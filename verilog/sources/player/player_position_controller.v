==> flow/design.v <==
`timescale 1ns / 1ps
module player_position_controller#(
    parameter integer PLAYER_POS_X = 320,
    parameter integer PLAYER_POS_Y = 240,
    parameter integer PLAYER_W = 30,
    parameter integer PLAYER_H = 30,
    parameter integer HORIZONTAL_SPEED = 18,
    parameter integer VERTICAL_SPEED = 24,   
    parameter integer GRAVITY = 12,   
    parameter integer MAX_FALLING_SPEED = 35,  
    parameter integer JUMP_H = 80
    )(
    input clk_player_control,
    input reset,
    input switch_up,
    input switch_down,
    input switch_left,
    input switch_right,
    input [9:0] game_display_x0,
    input [9:0] game_display_y0,
    input [9:0] game_display_x1,
    input [9:0] game_display_y1,
    input [2:0] gravity_direction,
    input [9:0] collider_ground_h_player,
    input is_collider_ground_player,
    output reg [9:0] player_pos_x,
    output reg [9:0] player_pos_y,
    output reg [9:0] player_w,
    output reg [9:0] player_h
    );
    localparam SCALE_FACTOR_GRAVITY_BITS = 4;
    localparam SCALE_FACTOR_GRAVITY = 16;
    localparam SCALE_FACTOR_BITS = 4;
    localparam SCALE_FACTOR = 16;
    reg [9 + SCALE_FACTOR_BITS : 0] player_pos_x_hires;
    reg [9 + SCALE_FACTOR_BITS : 0] player_pos_y_hires;
    wire [9 + SCALE_FACTOR_BITS : 0] game_display_x0_hires;
    wire [9 + SCALE_FACTOR_BITS : 0] game_display_y0_hires;
    wire [9 + SCALE_FACTOR_BITS : 0] game_display_x1_hires;
    wire [9 + SCALE_FACTOR_BITS : 0] game_display_y1_hires;
    wire [9 + SCALE_FACTOR_BITS : 0] player_w_hires;
    wire [9 + SCALE_FACTOR_BITS : 0] player_h_hires;
    reg [9 + SCALE_FACTOR_BITS : 0] jump_height_hires;
    wire [9 + SCALE_FACTOR_BITS : 0] collider_ground_h_player_hired;
    assign collider_ground_h_player_hired = collider_ground_h_player << SCALE_FACTOR_BITS;
    assign game_display_x0_hires = game_display_x0 << SCALE_FACTOR_BITS;
    assign game_display_y0_hires = game_display_y0 << SCALE_FACTOR_BITS;
    assign game_display_x1_hires = game_display_x1 << SCALE_FACTOR_BITS;
    assign game_display_y1_hires = game_display_y1 << SCALE_FACTOR_BITS;
    assign player_w_hires = PLAYER_W << SCALE_FACTOR_BITS;
    assign player_h_hires = PLAYER_H << SCALE_FACTOR_BITS;
    reg [9 + SCALE_FACTOR_GRAVITY_BITS: 0] falling_speed;
    reg active_gravity;
    reg on_ground;
    reg is_hold_switch_up;
    always @(posedge clk_player_control) begin
        if (reset) begin
            player_pos_x_hires <= PLAYER_POS_X << SCALE_FACTOR_BITS;
            player_pos_y_hires <= PLAYER_POS_Y << SCALE_FACTOR_BITS;
            player_pos_x = PLAYER_POS_X;
            player_pos_y = PLAYER_POS_Y;
            player_w <= PLAYER_W;
            player_h <= PLAYER_H;
            jump_height_hires <= 0;
            is_hold_switch_up <= 0;
            on_ground <= 1;
            active_gravity <= 0;
            falling_speed<=0;
        end else begin
            case (gravity_direction) 
                0: begin
                    active_gravity<=0;
                end
                1: begin
                    active_gravity<=1;
                end
                2: begin
                    active_gravity<=1;
                end
                3: begin
                    active_gravity<=1;
                end
                4: begin
                    active_gravity<=1;
                end
            endcase
            if (switch_up && (((is_hold_switch_up || on_ground)) || !active_gravity)) begin
                falling_speed <= 0;
                if(on_ground) begin
                    jump_height_hires <= player_pos_y_hires - JUMP_H*SCALE_FACTOR;
                end
                if (player_pos_y_hires - VERTICAL_SPEED > game_display_y0_hires) begin
                    player_pos_y_hires <= player_pos_y_hires - VERTICAL_SPEED; 
                    is_hold_switch_up <= 1;
                    on_ground <= 0;  
                end else begin
                    player_pos_y_hires <= game_display_y0_hires;  
                end
                if (player_pos_y_hires <= game_display_y0_hires) begin
                    is_hold_switch_up <= 0;  
                end
                if (!on_ground && (player_pos_y_hires <= jump_height_hires)) begin
                    is_hold_switch_up <= 0;  
                end
            end else begin
                is_hold_switch_up <= 0;  
            end
            if (!is_hold_switch_up && !on_ground && active_gravity) begin
                if(falling_speed < (6 * SCALE_FACTOR_GRAVITY)) begin
                    falling_speed <= falling_speed + GRAVITY/4;
                end else if(falling_speed < (10 * SCALE_FACTOR_GRAVITY)) begin
                    falling_speed <= falling_speed + GRAVITY/3;
                end else if(falling_speed < (12 * SCALE_FACTOR_GRAVITY)) begin
                    falling_speed <= falling_speed + GRAVITY*2;
                end else if(falling_speed < (MAX_FALLING_SPEED * SCALE_FACTOR_GRAVITY)) begin
                    falling_speed <= falling_speed + GRAVITY*2;
                end else begin
                    falling_speed <= MAX_FALLING_SPEED * SCALE_FACTOR_GRAVITY;
                end
                if(is_collider_ground_player) begin
                    if((player_pos_y_hires + (falling_speed>>SCALE_FACTOR_GRAVITY_BITS) < collider_ground_h_player_hired - player_h_hires + 2*SCALE_FACTOR)) begin
                        player_pos_y_hires <= player_pos_y_hires + (falling_speed>>SCALE_FACTOR_GRAVITY_BITS);
                    end else begin
                        on_ground <= 1;
                        player_pos_y_hires <= collider_ground_h_player_hired - player_h_hires + 2*SCALE_FACTOR;
                    end
                end else begin
                    if ((player_pos_y_hires + (falling_speed>>SCALE_FACTOR_GRAVITY_BITS) < game_display_y1_hires - player_h_hires + 2*SCALE_FACTOR)) begin
                        player_pos_y_hires <= player_pos_y_hires + (falling_speed>>SCALE_FACTOR_GRAVITY_BITS);
                    end else begin
                        on_ground <= 1;
                        player_pos_y_hires <= game_display_y1_hires - player_h_hires + 2*SCALE_FACTOR;
                    end
                end
            end
            if (switch_down && ~active_gravity) begin
                if (player_pos_y_hires + player_h_hires + VERTICAL_SPEED - 2*SCALE_FACTOR <= game_display_y1_hires) begin
                    player_pos_y_hires <= player_pos_y_hires + VERTICAL_SPEED; 
                end else begin
                   player_pos_y_hires <= (game_display_y1_hires - player_h_hires) + 2*SCALE_FACTOR;
                end
            end
            if (is_collider_ground_player 
                && (player_pos_y_hires >= collider_ground_h_player_hired - player_h_hires)) begin
                on_ground <= 1;
            end else if (player_pos_y_hires >= game_display_y1_hires - player_h_hires) begin
                on_ground <= 1;
            end else begin
                on_ground <= 0;
            end
            if(switch_left) begin
                if (player_pos_x_hires - HORIZONTAL_SPEED >= game_display_x0_hires) begin
                    player_pos_x_hires <= player_pos_x_hires - HORIZONTAL_SPEED;
                end else begin
                    player_pos_x_hires <= game_display_x0_hires;  
                end
            end
            if(switch_right) begin
                if (player_pos_x_hires + player_w_hires + HORIZONTAL_SPEED - 2*SCALE_FACTOR <= game_display_x1_hires) begin
                    player_pos_x_hires <= player_pos_x_hires + HORIZONTAL_SPEED;
                end else begin
                    player_pos_x_hires <= (game_display_x1_hires - player_w_hires) + 2*SCALE_FACTOR;
                end
            end
            if(player_pos_x_hires + player_w_hires > game_display_x1_hires)
                player_pos_x_hires <= game_display_x1_hires - player_w_hires;
            else if(player_pos_x_hires < game_display_x0_hires)
                player_pos_x_hires <= game_display_x0_hires;
            if(player_pos_y_hires + player_h_hires > game_display_y1_hires) begin
                player_pos_y_hires <= game_display_y1_hires - player_h_hires;
                on_ground <= 1;
            end else if(player_pos_y_hires < game_display_y0_hires)
                player_pos_y_hires <= game_display_y0_hires;
            if(player_pos_x_hires >= (1<<14) - player_w_hires)
                player_pos_x_hires <= (1<<14) - player_w_hires - 1;
            if (player_pos_y_hires >= (1<<14) - player_h_hires)
                player_pos_y_hires <= (1<<14) - player_h_hires - 1;
            player_pos_x <= player_pos_x_hires >> SCALE_FACTOR_BITS;
            player_pos_y <= player_pos_y_hires >> SCALE_FACTOR_BITS;
        end
    end
endmodule
==> Tool chain data of player_position_controller <==
What the tools print for player_position_controller, step after step.
Lines are those of the file above, counted from 1.
Operators: Yosys type, input widths -> output width; for muxes data width and select width s.
{ "design": {"design": "player_position_controller", "clock_port": "clk_player_control", "cell_library": "sky130hd", "pvt_corner": "tt_025C_1v80"} }

==> After elaboration <==
Counts by Yosys on the flattened word-level netlist (proc, flatten, opt, wreduce; memories kept). Register bits leave out memories and registers merged into their read ports (data or address). Print and check cells are left out.
{ "bits": {"mem_bits_rw": 0, "mem_bits_ro": 0, "out_inout_bits": 40, "clocked_rd_ports_x_width": 0, "n_memories": 0, "inputBits": 60, "latchBits": 0, "register_bits": 79} }
{ "op_classes": {"n_addsub": 27, "reduce_and_logical": 24, "mux": 26, "n_eq": 4, "logic": 2, "n_shift": 0, "multipliers": 0, "div": 0, "cmp": 20} }
{ "op_table": {"columns": ["cell", "count"], "rows": [
  ["$mux 14", 24],
  ["$le 32x14->1", 2],
  ["$sub 14x9->14 const B", 4],
  ["$add 14x5->14 const B", 3],
  ["$sub 16x6->17 const B", 2],
  ["$lt 15x32->1", 1],
  ["$add 15x5->16 const B", 2],
  ["$add 15x7->16 const B", 2],
  ["$ge 32x14->1", 1],
  ["$gt 32x14->1", 1],
  ["$lt 32x32->1", 1],
  ["$sub 14x5->15 const B", 2],
  ["$add 14x9->15 const B", 2],
  ["$sub 14x9->15 const B", 2],
  ["$ge 14x14->1", 2],
  ["$gt 14x14->1", 2],
  ["$le 14x14->1", 2],
  ["$lt 14x14->1", 2],
  ["$ge 14x14->1 const B", 2],
  ["$lt 14x8->1 const B", 2],
  ["$add 14x9->14 const B", 2],
  ["$add 14x10->15", 1],
  ["$add 14x10->14", 1],
  ["$lt 14x10->1 const B", 1],
  ["$sub 14x11->14 const B", 1],
  ["$add 14x2->14 const B", 1],
  ["$add 14x3->14 const B", 1],
  ["$add 14x7->14 const B", 1]
]} }
Other operator kinds: 19; their cells: 33.

==> Logic depth <==
Depth = most cells in a row (Yosys ltp): at word level without a register or memory, in the mapped netlist without a sequential cell, where the memories' decode and read muxes count.
{ "depth": {"ltp_word": 10, "ABC_AREA": 0, "depth_mapped": 20, "mapped_depth_nobuf": 20} }

==> Mapped cells and area <==
The flow's flattened synthesis, as Yosys stat reports it; memories are mapped. The netlist is that of the ABC_AREA named above (0 if unset); the other value can give another one.
{ "by_type": {"columns": ["cell_type", "count"], "rows": [
  ["sky130_fd_sc_hd__ha_1", 165],
  ["sky130_fd_sc_hd__dfxtp_1", 79],
  ["sky130_fd_sc_hd__xnor2_1", 78],
  ["sky130_fd_sc_hd__a21oi_1", 102],
  ["sky130_fd_sc_hd__nand2_1", 120],
  ["sky130_fd_sc_hd__nor2_1", 107],
  ["sky130_fd_sc_hd__o21ai_0", 76],
  ["sky130_fd_sc_hd__xor2_1", 43],
  ["sky130_fd_sc_hd__inv_1", 100],
  ["sky130_fd_sc_hd__nand3_1", 42],
  ["sky130_fd_sc_hd__nor3_1", 41],
  ["sky130_fd_sc_hd__buf_4", 23],
  ["sky130_fd_sc_hd__a21o_1", 22],
  ["sky130_fd_sc_hd__a211oi_1", 20],
  ["sky130_fd_sc_hd__mux2i_1", 15],
  ["sky130_fd_sc_hd__nor2b_1", 24],
  ["sky130_fd_sc_hd__clkbuf_1", 38],
  ["sky130_fd_sc_hd__nand4_1", 19]
]} }
Other cell types: 72; their cells: 274.
{ "synth_totals": {"yosys_area_um2": 10413.7, "cell_count": 1388, "ffs": 79, "seqArea_um2": 1581.5, "buf_cells": 78} }

==> Path before layout <==
Source: OpenSTA report_checks on the synthesized netlist (no wires, ideal clock, input and output delay 20% of the period each), path of least setup slack; recovery checks are left aside. Register names are those of the netlist, which keeps one name where synthesis merged equal registers.
{ "synth_timing": {"path_kind": "input port to flip-flop", "start": "input game_display_y1[1]", "end": "register player_pos_y_hires[3]", "in_delay_ns": 1.366, "slack_ns": 1.942, "delay_ns": 3.522, "period_ns": 6.83, "t_first_pin_ns": 1.366, "t_required_ns": 6.760, "t_arrival_ns": 4.818, "setup_ns": 0.070, "stages": 17, "synth_period_reached_ns": 4.888} }
"delay_ns" = arrival - input delay + setup time.
"stages": output pins that drive a net of the path, with the launching flip-flop's if there is one; two outputs of one cell count as two.
"synth_period_reached_ns" is the clock period less the worst setup slack; recovery checks do not enter. This is arithmetic on one report: input and output delays are still those of the set period (20% each).
The rows between start and end are the longest chain of elaborated cells between them; the timing report does not say that the signal goes this way. Where chains are equally long, one stands for them.
A line is the first line of the expression or statement that the cell stems from. Yosys adds cells for indexed reads and writes and turns some case tables into memories.
A register here has more assigning lines than the two given.
{ "synth_via": {"cell_sequence": "sky130_fd_sc_hd__ha_1 sky130_fd_sc_hd__a311oi_2 sky130_fd_sc_hd__xnor2_1 sky130_fd_sc_hd__or4_4 sky130_fd_sc_hd__nor2_1 sky130_fd_sc_hd__xnor2_1 sky130_fd_sc_hd__inv_1 sky130_fd_sc_hd__ha_1 sky130_fd_sc_hd__a21o_1 sky130_fd_sc_hd__a21oi_1 sky130_fd_sc_hd__and3_1 sky130_fd_sc_hd__a32o_1 sky130_fd_sc_hd__nor3_4 sky130_fd_sc_hd__nor2_2 sky130_fd_sc_hd__a32oi_1 sky130_fd_sc_hd__or4_1 sky130_fd_sc_hd__a21oi_1", "elab_chain_cells": 10, "cells_between": 14} }
{ "synth_lines": {"columns": ["element", "line_no", "rtl"], "rows": [
  ["start: declaration", 22, "input [9:0] game_display_y1,"],
  ["$sub 14x9->15", 128, "if ((player_pos_y_hires + (falling_speed>>SCALE_FACTOR_GRAVITY_BITS) < game_display_y1_hires - player_h_hires ..."],
  ["$add 15x7->16", 128, null],
  ["$lt 15x32->1", 128, null],
  ["$mux 14", 128, null],
  ["$mux 14", 120, "if(is_collider_ground_player) begin"],
  ["$mux 14", 108, "if (!is_hold_switch_up && !on_ground && active_gravity) begin"],
  ["$mux 14", 136, "if (switch_down && ~active_gravity) begin"],
  ["$mux 14", 172, "end else if(player_pos_y_hires < game_display_y0_hires)"],
  ["$mux 14", 169, "if(player_pos_y_hires + player_h_hires > game_display_y1_hires) begin"],
  ["$mux 14", 176, "if (player_pos_y_hires >= (1<<14) - player_h_hires)"],
  ["end: assignment", 173, "player_pos_y_hires <= game_display_y0_hires;"],
  ["end: assignment", 177, "player_pos_y_hires <= (1<<14) - player_h_hires - 1;"],
  ["end: declaration", 36, "reg [9 + SCALE_FACTOR_BITS : 0] player_pos_y_hires;"]
]} }

==> Worst path after layout <==
From the final timing report of run 1: the path of least setup slack in the routed layout; clock arrival at registers is part of the times.
{ "layout_timing": {"path_kind": "input port to flip-flop", "start": "input game_display_y1[2]", "end": "register player_pos_y_hires[11]", "setup_ns": 0.08, "t_required_ns": 3.99, "period_ns": 3.69, "stages": 18, "slack_ns": -0.59, "t_arrival_ns": 4.58, "in_delay_ns": 0.74, "t_first_pin_ns": 0.74} }
The rows between start and end are the longest chain of elaborated cells between them; the timing report does not say that the signal goes this way. Where chains are equally long, one stands for them.
A register here has more assigning lines than the two given.
{ "layout_via": {"cell_sequence": "sky130_fd_sc_hd__dlygate4sd2_1 sky130_fd_sc_hd__ha_4 sky130_fd_sc_hd__a311oi_4 sky130_fd_sc_hd__xnor2_2 sky130_fd_sc_hd__or4_4 sky130_fd_sc_hd__nor2_4 sky130_fd_sc_hd__xnor2_2 sky130_fd_sc_hd__inv_1 sky130_fd_sc_hd__ha_4 sky130_fd_sc_hd__a21o_1 sky130_fd_sc_hd__a21oi_2 sky130_fd_sc_hd__and3_4 sky130_fd_sc_hd__a32o_2 sky130_fd_sc_hd__or2_4 sky130_fd_sc_hd__nor3_4 sky130_fd_sc_hd__a2111oi_2 sky130_fd_sc_hd__or4_1 sky130_fd_sc_hd__o2111ai_2", "elab_chain_cells": 9, "cells_between": 14} }
{ "layout_lines": {"columns": ["element", "line_no", "rtl"], "rows": [
  ["start: declaration", 22, "input [9:0] game_display_y1,"],
  ["$sub 14x9->15", 128, "if ((player_pos_y_hires + (falling_speed>>SCALE_FACTOR_GRAVITY_BITS) < game_display_y1_hires - player_h_hires ..."],
  ["$add 15x7->16", 128, null],
  ["$lt 15x32->1", 128, null],
  ["$mux 14", 128, null],
  ["$mux 14", 120, "if(is_collider_ground_player) begin"],
  ["$mux 14", 108, "if (!is_hold_switch_up && !on_ground && active_gravity) begin"],
  ["$mux 14", 136, "if (switch_down && ~active_gravity) begin"],
  ["$mux 14", 172, "end else if(player_pos_y_hires < game_display_y0_hires)"],
  ["$mux 14", 169, "if(player_pos_y_hires + player_h_hires > game_display_y1_hires) begin"],
  ["end: assignment", 170, "player_pos_y_hires <= game_display_y1_hires - player_h_hires;"],
  ["end: assignment", 173, "player_pos_y_hires <= game_display_y0_hires;"],
  ["end: declaration", 36, "reg [9 + SCALE_FACTOR_BITS : 0] player_pos_y_hires;"]
]} }

Memo
Re: implementation data of player_position_controller

Measured results for player_position_controller: 2 stored runs of the Yosys and OpenROAD flow on sky130hd. The settings differ; the order carries no meaning. The constraints put input and output delay at 20% of the set period each and load the outputs with 0.01 pF.
"finish__power__total" is the tool's figure for a default switching activity; nothing was simulated.

settings of run 1
{
  "period_ns": 3.69,
  "CORE_UTILIZATION": 28,
  "CELL_PAD_IN_SITES_GLOBAL_PLACEMENT": 3,
  "CELL_PAD_IN_SITES_DETAIL_PLACEMENT": 1,
  "TNS_END_PERCENT": 80,
  "CTS_CLUSTER_DIAMETER": 57,
  "MAX_ROUTING_LAYER": "met5",
  "CAP_MARGIN": 20,
  "CORE_MARGIN": 2,
  "SLEW_MARGIN": 20
}
report of run 1
yosys chip area after synthesis (um^2): 10413.7
finish__design__die__area: 38749.9
finish__design__instance__area__stdcell: 15006.9
finish__timing__setup__ws: -0.587
finish__timing__setup__tns: -6.092
finish__timing__hold__ws: 0.457
finish__power__total: 1.064e-02

settings of run 2
{
  "period_ns": 5.46,
  "CORE_UTILIZATION": 18,
  "CAP_MARGIN": 20,
  "CORE_MARGIN": 2,
  "SLEW_MARGIN": 20
}
report of run 2
yosys chip area after synthesis (um^2): 10413.7
finish__design__die__area: 59794.9
finish__design__instance__area__stdcell: 12525.8
finish__timing__setup__ws: 0.377
finish__timing__setup__tns: 0.000
finish__timing__hold__ws: 0.454
finish__power__total: 5.742e-03
